==> flow/design.v <==
module example_2
(
	input i_switch_1,
	input i_switch_2,
	input i_switch_3,
	input i_switch_4,
	output o_segment1_a,
	output o_segment1_b,
	output o_segment1_c,
	output o_segment1_d,
	output o_segment1_e,
	output o_segment1_f,
	output o_segment1_g,
	output o_segment2_a,
	output o_segment2_b,
	output o_segment2_c,
	output o_segment2_d,
	output o_segment2_e,
	output o_segment2_f,
	output o_segment2_g
);
reg [7:0] num = 7'h00;
reg [7:0] seg_1;
reg [7:0] seg_2;
always @(posedge i_switch_1)
begin
	num = num + 1;
	if (i_switch_2 == 1'b1)
		num = num ^ 1;
	if (i_switch_3 == 1'b1)
		num = num << 1;
	if (i_switch_4 == 1'b1)
		num = 7'h00;
end
bin_to_7seg inst
(
	.in_byte(num),
	.out_seg1(seg_1),
	.out_seg2(seg_2)
);
assign o_segment1_a = ~seg_2[6];
assign o_segment1_b = ~seg_2[5];
assign o_segment1_c = ~seg_2[4];
assign o_segment1_d = ~seg_2[3];
assign o_segment1_e = ~seg_2[2];
assign o_segment1_f = ~seg_2[1];
assign o_segment1_g = ~seg_2[0];
assign o_segment2_a = ~seg_1[6];
assign o_segment2_b = ~seg_1[5];
assign o_segment2_c = ~seg_1[4];
assign o_segment2_d = ~seg_1[3];
assign o_segment2_e = ~seg_1[2];
assign o_segment2_f = ~seg_1[1];
assign o_segment2_g = ~seg_1[0];
endmodule
module bin_to_7seg
(
	input [7:0] in_byte,
	output reg [7:0] out_seg1,
	output reg [7:0] out_seg2
);
always @(*)
begin
	case(in_byte[3:0])
		4'h0:    out_seg1 = 8'h7E;
		4'h1:    out_seg1 = 8'h30;
		4'h2:    out_seg1 = 8'h6D;
		4'h3:    out_seg1 = 8'h79;
		4'h4:    out_seg1 = 8'h33;
		4'h5:    out_seg1 = 8'h5B;
		4'h6:    out_seg1 = 8'h5F;
		4'h7:    out_seg1 = 8'h70;
		4'h8:    out_seg1 = 8'h7F;
		4'h9:    out_seg1 = 8'h7B;
		4'ha:    out_seg1 = 8'h77;
		4'hb:    out_seg1 = 8'h1F;
		4'hc:    out_seg1 = 8'h4E;
		4'hd:    out_seg1 = 8'h3D;
		4'he:    out_seg1 = 8'h4F;
		4'hf:    out_seg1 = 8'h47;
		default: out_seg1 = 8'h00;
	endcase
	case(in_byte[7:4])
		4'h0:    out_seg2 = 8'h7E;
		4'h1:    out_seg2 = 8'h30;
		4'h2:    out_seg2 = 8'h6D;
		4'h3:    out_seg2 = 8'h79;
		4'h4:    out_seg2 = 8'h33;
		4'h5:    out_seg2 = 8'h5B;
		4'h6:    out_seg2 = 8'h5F;
		4'h7:    out_seg2 = 8'h70;
		4'h8:    out_seg2 = 8'h7F;
		4'h9:    out_seg2 = 8'h7B;
		4'ha:    out_seg2 = 8'h77;
		4'hb:    out_seg2 = 8'h1F;
		4'hc:    out_seg2 = 8'h4E;
		4'hd:    out_seg2 = 8'h3D;
		4'he:    out_seg2 = 8'h4F;
		4'hf:    out_seg2 = 8'h47;
		default: out_seg2 = 8'h00;
	endcase
end
endmodule
* Reports on example_2
The steps from the RTL of example_2 to its reports follow in flow order.
Lines are those of the file above, counted from 1.
Operators carry their Yosys type and port widths (W data, S select, Z words).
Cell names lack the library's common part.
The mark -- stands for no value.
- Top :: example_2
- Clock :: i_switch_1
- Cell library :: sky130hd
- Library corner :: tt_025C_1v80

* Elaborated design
Source: Yosys, flattened and elaborated, memories not mapped. Widths are those after wreduce. Registers that Yosys merges into a memory's read port (data or address) are not register bits. Print and check cells do not count. Equal cells are merged and count once.
Memory sizes are those after Yosys's memory passes, which may raise the word count (mostly to a power of two), join words into wider ones and drop unused or constant bits.
- Input bits :: 4
- Output and inout bits :: 14
- Memory bits (read-only) :: 224
- Register bits :: 8
- Memories :: 2
- Elaborated cells :: 23
** Memory list
- (no name shown) :: depth 16, bits a word 7, rd ports 1, write ports 0, RTL line 64 : case(in_byte[3:0])
- (no name shown) :: depth 16, bits a word 7, rd ports 1, write ports 0, RTL line 83 : case(in_byte[7:4])
- Reduce/logical cells :: 1
- Add/subtract/negate cells :: 1
- Multiplexer cells :: 2
- Bitwise gates (word level) :: 15
** Operator list (count)
- $not A1 Y1 :: 15
- $add A8 B1 Y8 const B :: 1
- $mux W8 :: 1
- $reduce_or A2 Y1 :: 1
- $mux W1 :: 1

* Depth
Yosys ltp: most cells in a row. Word level: on the elaborated netlist, between registers, memories and ports. Mapped: between sequential cells and ports; inverters and the memories' decode and read muxes count.
- Depth in word-level cells :: 4
- ABC_AREA :: 0
- Depth in mapped cells :: 5
- Depth with buffers taken out :: 5

* After synthesis
Source: synth_stat.txt of the flow (Yosys; design flattened, memories mapped). It holds for the ABC_AREA given above (unset counts as 0); a run with the other value may have another netlist.
The area totals of this step are shown rounded.
** Cells by type
- ha_1 :: count 14, area in all 175.168 um^2
- dfxtp_1 :: count 8, area in all 160.154 um^2
- o21ai_0 :: count 9, area in all 45.043 um^2
- clkbuf_8 :: count 3, area in all 41.29 um^2
- mux2i_1 :: count 4, area in all 40.038 um^2
- nand3_1 :: count 8, area in all 40.038 um^2
- o211ai_1 :: count 5, area in all 37.536 um^2
- inv_1 :: count 7, area in all 26.275 um^2
- xnor2_1 :: count 3, area in all 26.275 um^2
- nor2b_1 :: count 4, area in all 25.024 um^2
- a2111o_1 :: count 2, area in all 22.522 um^2
- mux4_2 :: count 1, area in all 22.522 um^2
- nand2_1 :: count 6, area in all 22.522 um^2
- o31ai_1 :: count 3, area in all 22.522 um^2
- and2_1 :: count 3, area in all 18.768 um^2
- xor2_1 :: count 2, area in all 17.517 um^2
- a211oi_1 :: count 2, area in all 15.014 um^2
- a21oi_1 :: count 3, area in all 15.014 um^2
Other cell types: 21; their cells: 28.
- Sequential part of the area :: 160 um^2
- Buffers :: 8
- Cell count :: 115
- Mapped flip-flops :: 8
- Mapped area :: 958 um^2
The figures by module come from a second, unflattened synthesis with its own total; it is not the netlist above.
- Cells (unflattened synthesis) :: 127
- Area (unflattened synthesis) :: 951 um^2
Each row is one instance without its submodules.
** Modules
- bin_to_7seg :: instances 1, cells 71, area 522 um^2, sequential area 0.0 um^2
- example_2 :: instances 1, cells 56, area 429 um^2, sequential area 160 um^2

* Timing after synthesis
OpenSTA on the mapped netlist: ideal clock, no wires. The path of least setup slack (recovery checks aside). Input and output delay are each 20% of the period. Register names are those of the netlist, which keeps one name where synthesis merged equal registers.
- Path type :: register to output
- Start point :: register num[4]
- End point :: output port o_segment1_d
- Clock period :: 1.78 ns
- Path buffers :: 0
- Required time :: 1.424 ns
- Output delay :: 0.356 ns
- Setup slack :: 0.001 ns
- Arrival time :: 1.423 ns
- Stages :: 5
- Launch time at the first pin :: 0.000 ns
- Path delay :: 1.423 ns
- Synthesis period reached :: 1.779 ns
"path delay" = arrival - input delay + setup time.
At an output port there is no setup time.
"stages" counts driving pins, that of a launching flip-flop among them; a cell with two outputs on the path counts twice.
"synthesis period reached" is the clock period less the worst setup slack; recovery checks do not enter. This is arithmetic on one report: input and output delays are still those of the set period (20% each).
Between the ends stands the longest chain of elaborated cells between them, by number of cells; it is not shown to be the way that was timed. Of several equally long chains one is given.
A line is the first line of the expression or statement that the cell stems from. Yosys adds cells for indexed reads and writes and turns some case tables into memories.
A memory read counts as a cell of the chain, while the word-level depth stops at memories.
A register here has more assigning lines than the two given.
- Path through :: dfxtp_1 inv_1 ha_1 inv_1 mux4_2
- Cells in the longest elaborated chain :: 2
- Elaborated cells on any way between the ends :: 2
- RTL lines with such cells :: 2
- Those cells by class :: logic (1); memory (1)
** RTL lines, path after synthesis
- start, declared :: RTL line 22 : reg [7:0] num = 7'h00;
- start, assigned :: RTL line 27 : num = num + 1;
- start, assigned :: RTL line 29 : num = num ^ 1;
- $mem_v2 Z16 W7 :: RTL line 83 : case(in_byte[7:4])
- $not A1 Y1 :: RTL line 44 : assign o_segment1_d = ~seg_2[3];
- end, declared :: RTL line 10 : output o_segment1_d,

* Timing after layout
Path of least setup slack in the final report of flow run 1 (OpenROAD, finished layout, wires in). Where an end is a register, its clock arrival counts in the times.
- Path type :: register to output
- Start point :: register num[4]
- End point :: output port o_segment1_d
- Required time :: 2.15 ns
- Output delay :: 0.54 ns
- Arrival time :: 1.55 ns
- Setup slack :: 0.61 ns
- Launch time at the first pin :: 0.26 ns
- Stages :: 5
- Path buffers :: 2
- Clock period :: 2.69 ns
Between the ends stands the longest chain of elaborated cells between them, by number of cells; it is not shown to be the way that was timed. Of several equally long chains one is given.
A memory read counts as a cell of the chain, while the word-level depth stops at memories.
A register here has more assigning lines than the two given.
- Path through :: dfxtp_2 buf_6 ha_2 mux4_2 buf_6
- Cells in the longest elaborated chain :: 2
- Elaborated cells on any way between the ends :: 2
- RTL lines with such cells :: 2
- Those cells by class :: logic (1); memory (1)
** RTL lines, path post-layout
- start, declared :: RTL line 22 : reg [7:0] num = 7'h00;
- start, assigned :: RTL line 27 : num = num + 1;
- start, assigned :: RTL line 29 : num = num ^ 1;
- $mem_v2 Z16 W7 :: RTL line 83 : case(in_byte[7:4])
- $not A1 Y1 :: RTL line 44 : assign o_segment1_d = ~seg_2[3];
- end, declared :: RTL line 10 : output o_segment1_d,

Add stored flow runs of example_2

Settings and measured results of 2 stored flow runs for module example_2 (sky130hd), not sorted in any way. The constraints put input and output delay at 20% of the set period each and load the outputs with 0.01 pF.
"achieved period" = clock period - worst setup slack. The figure is calculated, with input and output delays left at 20% of the set period.
The results are shown rounded.

** Flow run 1
- Settings :: period_ns=2.69; CORE_UTILIZATION=34; SETUP_SLACK_MARGIN=0.67; PLACE_DENSITY_LB_ADDON=0.26; CORE_MARGIN=7; CTS_CLUSTER_SIZE=60; CTS_CLUSTER_DIAMETER=137; SLEW_MARGIN=15; MIN_ROUTING_LAYER=met2; MAX_ROUTING_LAYER=met5; CAP_MARGIN=20
- Lowest setup slack :: 0.606 ns
- Die area :: 4,500 um^2
- Utilization after layout :: 46.3%
- Post-synthesis cell area :: 958 um^2
- Final worst hold slack :: 0.645 ns
- Achieved period :: 2.084 ns

** Flow run 2
- Settings :: period_ns=1.74; CORE_UTILIZATION=70; PLACE_DENSITY=0.74; CORE_ASPECT_RATIO=0.66; CELL_PAD_IN_SITES_GLOBAL_PLACEMENT=1; CELL_PAD_IN_SITES_DETAIL_PLACEMENT=2; GPL_TIMING_DRIVEN=0; CTS_CLUSTER_SIZE=100; SLEW_MARGIN=0; MIN_ROUTING_LAYER=met2; CAP_MARGIN=20; CORE_MARGIN=2
- Outcome :: stopped before the end: floorplanning reported PDN-0185
